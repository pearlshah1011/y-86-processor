==> flow/design.v <==
module writeBack(clk,W_icode, W_stat,W_valE, W_valM, W_dstE, W_dstM, stat, rax, rcx, rdx, rbx, rsp, rbp, rsi, rdi, r8, r9, r10, r11, r12, r13, r14); 
input clk;
input [2:0] W_stat;
input [3:0] W_icode;
input [63:0] W_valE,W_valM;
input [3:0] W_dstE, W_dstM;
output reg [2:0] stat;
output reg [63:0] rax;
output reg [63:0] rcx;
output reg [63:0] rdx;
output reg [63:0] rbx;
output reg [63:0] rsp;
output reg [63:0] rbp;
output reg [63:0] rsi;
output reg [63:0] rdi;
output reg [63:0] r8;
output reg [63:0] r9;
output reg [63:0] r10;
output reg [63:0] r11;
output reg [63:0] r12;
output reg [63:0] r13;
output reg [63:0] r14;
reg [63:0] register_file[0:14];
initial
begin
register_file[0] <= 64'h1;
register_file[1] <= 64'h8;
register_file[2] <= 64'h6;
register_file[3] <= 64'h5;
register_file[4] <= 64'h100;
register_file[5] <= 64'h6;
register_file[6] <= 64'h7;
register_file[7] <= 64'h5;
register_file[8] <= 64'h9;
register_file[9] <= 64'ha;
register_file[10] <= 64'hb;
register_file[11] <= 64'h1;
register_file[12] <= 64'h2;
register_file[13] <= 64'h3;
register_file[14] <= 64'h4;
end
always@(posedge clk)begin 
    if(W_dstE != 4'hF)
    register_file[W_dstE] <= W_valE;
    if(W_dstM!= 4'hF)
    register_file[W_dstM] <= W_valM;
end
always @(*) begin
    stat <= W_stat;
    rax = register_file[0];
    rcx = register_file[1];
    rdx = register_file[2];
    rbx = register_file[3];
    rsp = register_file[4];
    rbp = register_file[5];
    rsi = register_file[6];
    rdi = register_file[7];
    r8 = register_file[8];
    r9 = register_file[9];
    r10 = register_file[10];
    r11 = register_file[11];
    r12 = register_file[12];
    r13 = register_file[13];
    r14 = register_file[14];
end
endmodule
======== Tool chain data of writeBack ========
Tool output for the design above, in the order of the flow.
Line numbers count from 1 in the design file above.
Not given: --
design
  top module .............................. writeBack
  clock input ............................. clk
  library ................................. sky130hd
  timing corner ........................... tt_025C_1v80

======== Elaborated design ========
Source: Yosys, flattened and elaborated, memories not mapped. Widths are those after wreduce; folded enables and synchronous resets count as part of the registers. Registers that Yosys merges into a memory's read port (data or address) are not register bits. Print and check cells do not count. Equal cells are merged and count once.
Memory sizes are those after Yosys's memory passes, which may raise the word count (mostly to a power of two), join words into wider ones and drop unused or constant bits.
bit counts
  memory bits (writable) .................. 1024
  memories kept ........................... 1
  elaborated cells ........................ 9
  output and inout port bits .............. 963
  register bits ........................... 0
memory list
  name           depth  width  line  source
  register_file  16     64     23    reg [63:0] register_file[0:14];
cells by class
  equal/unequal tests ..................... 2
  multiplexer cells ....................... 6
operators by type and width
  operator                                       count
  64-bit 2-to-1 mux                              2
  4-bit inequality test (second input constant)  2
  4-bit 2-to-1 mux                               2
  1-bit 2-to-1 mux                               2

======== Logic depth ========
Yosys ltp: most cells in a row. Word level: on the elaborated netlist, between registers, memories and ports. Mapped: between sequential cells and ports; inverters and the memories' decode and read muxes count.
depth
  word-level depth ........................ 2
  ABC_AREA ................................ 0
  depth in mapped cells ................... 5
  mapped depth without buffers ............ 2

======== Netlist ========
Yosys stat after the flow's synthesis: flattened, memories mapped to cells. It holds for the ABC_AREA given above (unset counts as 0); a run with the other value may have another netlist.
cell types
  cell                       count
  sky130_fd_sc_hd__edfxtp_1  960
  sky130_fd_sc_hd__mux2_1    492
  sky130_fd_sc_hd__mux2_2    468
  sky130_fd_sc_hd__buf_6     69
  sky130_fd_sc_hd__clkbuf_1  128
  sky130_fd_sc_hd__buf_4     16
  sky130_fd_sc_hd__buf_8     8
  sky130_fd_sc_hd__buf_2     19
  sky130_fd_sc_hd__o21bai_1  11
  sky130_fd_sc_hd__and4bb_1  6
  sky130_fd_sc_hd__nor4b_2   4
  sky130_fd_sc_hd__nand4b_1  4
  sky130_fd_sc_hd__nand2b_1  4
  sky130_fd_sc_hd__o21ai_0   4
  sky130_fd_sc_hd__nor4_2    1
  sky130_fd_sc_hd__or2_2     2
  sky130_fd_sc_hd__nand2_1   2
mapped netlist
  mapped area ............................. 41561.1 sq um
  flip-flops .............................. 960
  cell count .............................. 2198
  sequential area ......................... 28827.6 sq um

======== Worst setup path after synthesis ========
OpenSTA on the mapped netlist: ideal clock, no wires. The path of least setup slack (recovery checks aside). Input and output delay are each 20% of the period. Register names are those of the netlist, which keeps one name where synthesis merged equal registers.
path after synthesis
  kind .................................... input to register
  from .................................... input port W_dstE[0]
  to ...................................... memory register_file[14][0]
  required time ........................... 5.816 ns
  arrival time ............................ 5.979 ns
  slack ................................... -0.163 ns
  period .................................. 6.39 ns
  path buffers ............................ 0
  stages on the path ...................... 2
  launch time at the first pin ............ 1.278 ns
  delay of the path ....................... 5.275 ns
  library setup time ...................... 0.574 ns
  external input delay .................... 1.278 ns
  period reached after synthesis .......... 6.553 ns
"delay of the path" is the arrival time less input delay plus setup time.
"stages on the path" counts driving pins, that of a launching flip-flop among them; a cell with two outputs on the path counts twice.
"period reached after synthesis" = period - worst setup slack (recovery checks aside). The figure is calculated, with input and output delays left at 20% of the set period.
The rows between start and end are the longest chain of elaborated cells between them; the timing report does not say that the signal goes this way. Where chains are equally long, one stands for them.
A line is the first line of the expression or statement that the cell stems from. Yosys adds cells for indexed reads and writes and turns some case tables into memories.
Only ways into the end's enable, where the timed path ends, are counted here.
between the ends, after synthesis
  cells stage by stage .................... sky130_fd_sc_hd__nand2b_1 > sky130_fd_sc_hd__o21ai_0
  length of the longest elaborated chain .. 2
  elaborated cells between the ends (all ways) .. 3
  source lines of those cells ............. 1
  those cells by class .................... eq/ne: 1; mux: 2
ends and longest elaborated chain, after synthesis
  item                   line  source
  start, declared        6     input [3:0] W_dstE, W_dstM;
  4-bit inequality test  43    if(W_dstE != 4'hF)
  4-bit 2-to-1 mux       43
  end, declared          23    reg [63:0] register_file[0:14];

======== Worst path after layout ========
Path of least setup slack in the final report of run 2 (OpenROAD, finished layout, wires in). Where an end is a register, its clock arrival counts in the times.
path after layout
  kind .................................... input to register
  from .................................... input port W_dstM[2]
  to ...................................... memory register_file[4][7]
  stages on the path ...................... 6
  library setup time ...................... 0.36 ns
  period .................................. 11.0 ns
  slack ................................... 5.45 ns
  path buffers ............................ 4
  launch time at the first pin ............ 2.20 ns
  required time ........................... 11.31 ns
  arrival time ............................ 5.86 ns
  external input delay .................... 2.20 ns
The rows between start and end are the longest chain of elaborated cells between them; the timing report does not say that the signal goes this way. Where chains are equally long, one stands for them.
Only ways into the end's enable, where the timed path ends, are counted here.
between the ends, after layout
  cells stage by stage .................... sky130_fd_sc_hd__clkdlybuf4s50_1 > sky130_fd_sc_hd__nor4b_4 > sky130_fd_sc_hd__buf_4 > sky130_fd_sc_hd__buf_4 > sky130_fd_sc_hd__o21bai_4 > sky130_fd_sc_hd__buf_4
  length of the longest elaborated chain .. 2
  elaborated cells between the ends (all ways) .. 3
  source lines of those cells ............. 1
  those cells by class .................... eq/ne: 1; mux: 2
ends and longest elaborated chain, after layout
  item                   line  source
  start, declared        6     input [3:0] W_dstE, W_dstM;
  4-bit inequality test  45    if(W_dstM!= 4'hF)
  4-bit 2-to-1 mux       45
  end, declared          23    reg [63:0] register_file[0:14];

Lab notebook: writeBack

Record of 2 stored runs of the RTL-to-layout flow on writeBack, platform sky130hd. The runs are unordered. Constraints: input delay and output delay 20% of the set period each, output load 0.01 pF.
"achieved period" means the clock period less the worst setup slack. The figure is calculated, with input and output delays left at 20% of the set period.
"time used up by the worst setup path" = time allowed to the worst setup path (clock period - input delay - output delay, where it has them) - its slack; a late launch clock adds to it, a late capture clock takes from it.
By "power" is meant OpenSTA's value without simulated activity: inputs other than the clock are taken to toggle once in ten clock periods, and the tool carries that through the logic.

======== run 1 ========
==> flow/run.sh <==
#!/bin/bash
# the make line also repeats the synthesis and layout settings of config.mk as NAME=value (left out here)
make -C /OpenROAD-flow-scripts/flow DESIGN_CONFIG=/design/flow/config.mk WORK_HOME=/design/flow/orfs CLKGATE_MAP_FILE= finish
==> flow/config.mk <==
export PLATFORM = sky130hd
export DESIGN_NAME = writeBack
export DESIGN_NICKNAME = writeBack
export VERILOG_FILES = /design/flow/design.v
export SDC_FILE = /design/flow/constraint.sdc
export NUM_CORES = 4
export LEC_CHECK = 0
export CAP_MARGIN = 20
export CELL_PAD_IN_SITES_GLOBAL_PLACEMENT = 1
export CORE_MARGIN = 2
export CORE_UTILIZATION = 51
export CTS_CLUSTER_DIAMETER = 150
export GPL_ROUTABILITY_DRIVEN = 0
export MAX_ROUTING_LAYER = met4
export MIN_ROUTING_LAYER = met2
export PLACE_DENSITY_LB_ADDON = 0.25
export SETUP_SLACK_MARGIN = 2.46
export SLEW_MARGIN = 35
==> flow/constraint.sdc <==
create_clock -name core_clock -period 8.35 [get_ports {clk}]
set_input_delay 1.6700 -clock core_clock [delete_from_list [all_inputs] [get_ports {clk}]]
set_output_delay 1.6700 -clock core_clock [all_outputs]
set_load 0.01 [all_outputs]

-------- run 1 --------
  did not finish, placement stopped with PPL-0024

======== run 2 ========
==> flow/run.sh <==
#!/bin/bash
# the make line also repeats the synthesis and layout settings of config.mk as NAME=value (left out here)
make -C /OpenROAD-flow-scripts/flow DESIGN_CONFIG=/design/flow/config.mk WORK_HOME=/design/flow/orfs CLKGATE_MAP_FILE= finish
==> flow/config.mk <==
export PLATFORM = sky130hd
export DESIGN_NAME = writeBack
export DESIGN_NICKNAME = writeBack
export VERILOG_FILES = /design/flow/design.v
export SDC_FILE = /design/flow/constraint.sdc
export NUM_CORES = 4
export LEC_CHECK = 0
export CAP_MARGIN = 20
export CORE_ASPECT_RATIO = 1.14
export CORE_MARGIN = 6
export CORE_UTILIZATION = 18
export CTS_CLUSTER_DIAMETER = 188
export MIN_ROUTING_LAYER = met2
export PLACE_DENSITY = 0.94
export SETUP_SLACK_MARGIN = -0.34
export SLEW_MARGIN = 20
==> flow/constraint.sdc <==
create_clock -name core_clock -period 11.0 [get_ports {clk}]
set_input_delay 2.2000 -clock core_clock [delete_from_list [all_inputs] [get_ports {clk}]]
set_output_delay 2.2000 -clock core_clock [all_outputs]
set_load 0.01 [all_outputs]

-------- measured, run 2 --------
  time used up by the worst setup path .... 3.35 ns
  critical path kind ...................... input to register
  die size ................................ 242597.0 sq um
  final design utilization ................ 0.257
  achieved period ......................... 5.549 ns
  setup total negative slack .............. 0.000 ns
  area of the standard cells in the finished layout .. 58738.8 sq um
  worst setup slack after layout .......... 5.451 ns
  power ................................... 9.046 mW
  final worst hold slack .................. 2.206 ns
  Yosys chip area after synthesis ......... 41561.1 sq um
